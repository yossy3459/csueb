==> flow/design.v <==
module horizontalCounter(
    input       Clk,
    input       vgaRst,
    output [9:0] horizontalCount,
	output      out,
	output      hColorClock,
	output [9:0] hColorCount,
	output      vgaClock
);
    reg       out;
	reg[2:0]  horizontalClock;
    reg[9:0]  horizontalCount;
    reg  hColorClock;
    reg[9:0]  hColorCount; 
    reg vgaClock;
	always @(negedge Clk or negedge vgaRst) begin
		if (!vgaRst)	begin
			out <= 1;
			horizontalClock <= 0;
			horizontalCount <= 0;
			hColorClock <= 1;
			hColorCount <= 0;
			vgaClock <= 0;
		end
		else begin
			horizontalClock <= horizontalClock + 1;
	       if ( horizontalClock == 1 ) begin
	           vgaClock <= ~vgaClock;
	       end
		  if ( horizontalClock == 3 ) begin
			 horizontalClock <= 0;
			 vgaClock <= ~vgaClock;
			 horizontalCount <= horizontalCount + 1;
		  end
		  if ( horizontalCount == 640 ) begin
		      hColorClock <= 0;
		  end
		  if ( horizontalCount == 656 ) begin
		     out <= 0;
		  end
		  if ( horizontalCount == 752 ) begin
		     out <= 1;
		  end
		  if ( horizontalCount == 800 ) begin
		     horizontalCount <= 0;
		     hColorClock <= 1;
		  end
		end
	end
endmodule
# Tool chain data of horizontalCounter
# Tool output for the design above, in the order of the flow.
# Lines are those of the file above, counted from 1.
# Operators carry their Yosys type and port widths (W data, S select, Z words).
# Library cell names are shortened.
# Not given: n/a
[design]
design = "horizontalCounter"
clock_port = "Clk"
library = "sky130hd"
pvt_corner = "tt_025C_1v80"

# After elaboration
# Source: Yosys, flattened and elaborated, memories not mapped. Widths are those after wreduce. Registers that Yosys merges into a memory's read port (data or address) are not register bits. Print and check cells do not count. Equal cells are merged and count once.
[word_totals]
regBits = 16
latch_bits = 0
mem_bits_rw = 0
mem_bits_ro = 0
clocked_rd_ports_x_width = 0
mem_count = 0
inputBits = 2
out_inout_bits = 23
word_cells = 27
[op_classes]
add_sub_neg = 2
mul = 0
div_mod_pow = 0
compare = 0
eq_ne = 6
shift = 0
muxes = 9
n_logic = 1
n_reduce_logical = 4
[ops]
columns = ["operator", "count"]
rows = [
  ["$eq A10 B10 Y1 const B", 4],
  ["$mux W10", 2],
  ["$add A10 B1 Y10 const B", 1],
  ["$reduce_bool A2 Y1", 4],
  ["$mux W1", 6],
  ["$add A3 B1 Y3 const B", 1],
  ["$eq A3 B1 Y1 const B", 1],
  ["$eq A3 B2 Y1 const B", 1],
  ["$mux W3", 1],
  ["$not A1 Y1", 1],
]

# Depth
# Longest topological path by Yosys (ltp), each cell counted once; first at word level (registers and memories cut), then after technology mapping (sequential cells cut; the memories' decode and read muxes count).
[logic_depth]
ltp_word = 3
abc_area = 0
ltp_mapped = 6
ltp_nobuf = 6

# After synthesis
# Yosys stat after the flow's synthesis: flattened, memories mapped to cells. It holds for the ABC_AREA given above (unset counts as 0); a run with the other value may have another netlist.
[by_type]
columns = ["type", "count", "area_total_um2"]
rows = [
  ["dfrtn_1", 14, 350.336],
  ["buf_4", 10, 75.072],
  ["dfstp_2", 2, 52.55],
  ["xnor2_1", 6, 52.55],
  ["ha_1", 3, 37.536],
  ["xor2_1", 4, 35.034],
  ["nand3_1", 6, 30.029],
  ["nor2_1", 8, 30.029],
  ["nand4bb_4", 1, 27.526],
  ["nor2b_1", 4, 25.024],
  ["mux2i_1", 2, 20.019],
  ["nand2_1", 5, 18.768],
  ["o21ai_0", 3, 15.014],
  ["nand4_1", 2, 12.512],
  ["clkbuf_1", 3, 11.261],
  ["inv_1", 3, 11.261],
  ["or4_4", 1, 11.261],
  ["and4b_1", 1, 10.01],
]
# Not listed: further types 8, cells in them 8.
[synth_totals]
cell_count = 86
mapped_area_um2 = 873.3
seq_area_um2 = 402.9
flip_flops = 16
n_buf = 13

==> results <==
Design horizontalCounter on sky130hd. What follows are 2 stored runs of the flow, each under its own settings; their order means nothing. The constraints put input and output delay at 20% of the set period each and load the outputs with 0.01 pF.
"fin_power_mw" is the tool's figure for a default switching activity; nothing was simulated.

# run A
==> flow/run.sh <==
#!/bin/bash
# the make line also repeats the synthesis and layout settings of config.mk as NAME=value (left out here)
make -C /OpenROAD-flow-scripts/flow DESIGN_CONFIG=/design/flow/config.mk WORK_HOME=/design/flow/orfs CLKGATE_MAP_FILE= finish
==> flow/config.mk <==
export PLATFORM = sky130hd
export DESIGN_NAME = horizontalCounter
export DESIGN_NICKNAME = horizontalCounter
export VERILOG_FILES = /design/flow/design.v
export SDC_FILE = /design/flow/constraint.sdc
export NUM_CORES = 4
export LEC_CHECK = 0
export CAP_MARGIN = 20
export CELL_PAD_IN_SITES_DETAIL_PLACEMENT = 0
export CELL_PAD_IN_SITES_GLOBAL_PLACEMENT = 3
export CORE_MARGIN = 2
export CORE_UTILIZATION = 47
export CTS_CLUSTER_DIAMETER = 303
export CTS_CLUSTER_SIZE = 92
export SETUP_SLACK_MARGIN = 0.23
export SLEW_MARGIN = 20
==> flow/constraint.sdc <==
create_clock -name core_clock -period 2.59 [get_ports {Clk}]
set_input_delay 0.5180 -clock core_clock [delete_from_list [all_inputs] [get_ports {Clk}]]
set_output_delay 0.5180 -clock core_clock [all_outputs]
set_load 0.01 [all_outputs]

==> run A: results <==
outcome="stopped before the end: placement reported GPL-0301"

# run B
==> flow/run.sh <==
#!/bin/bash
# the make line also repeats the synthesis and layout settings of config.mk as NAME=value (left out here)
make -C /OpenROAD-flow-scripts/flow DESIGN_CONFIG=/design/flow/config.mk WORK_HOME=/design/flow/orfs CLKGATE_MAP_FILE= finish
==> flow/config.mk <==
export PLATFORM = sky130hd
export DESIGN_NAME = horizontalCounter
export DESIGN_NICKNAME = horizontalCounter
export VERILOG_FILES = /design/flow/design.v
export SDC_FILE = /design/flow/constraint.sdc
export NUM_CORES = 4
export LEC_CHECK = 0
export ABC_AREA = 0
export CAP_MARGIN = 20
export CELL_PAD_IN_SITES_DETAIL_PLACEMENT = 2
export CELL_PAD_IN_SITES_GLOBAL_PLACEMENT = 2
export CORE_MARGIN = 8
export CORE_UTILIZATION = 27
export GPL_TIMING_DRIVEN = 0
export MAX_ROUTING_LAYER = met5
export PLACE_DENSITY_LB_ADDON = 0.28
export SETUP_SLACK_MARGIN = 0.09
export SLEW_MARGIN = 20
==> flow/constraint.sdc <==
create_clock -name core_clock -period 2.03 [get_ports {Clk}]
set_input_delay 0.4060 -clock core_clock [delete_from_list [all_inputs] [get_ports {Clk}]]
set_output_delay 0.4060 -clock core_clock [all_outputs]
set_load 0.01 [all_outputs]

==> run B: results <==
setup_tns_ns=-3.440
synthArea_um2=873.3
fin_power_mw=0.5565
die_um2=5310.8
final_stdcell_area_um2=1226.2
fin_util_pct=39.8
hold_ws_ns=0.380
worst_setup_slack_ns=-0.395
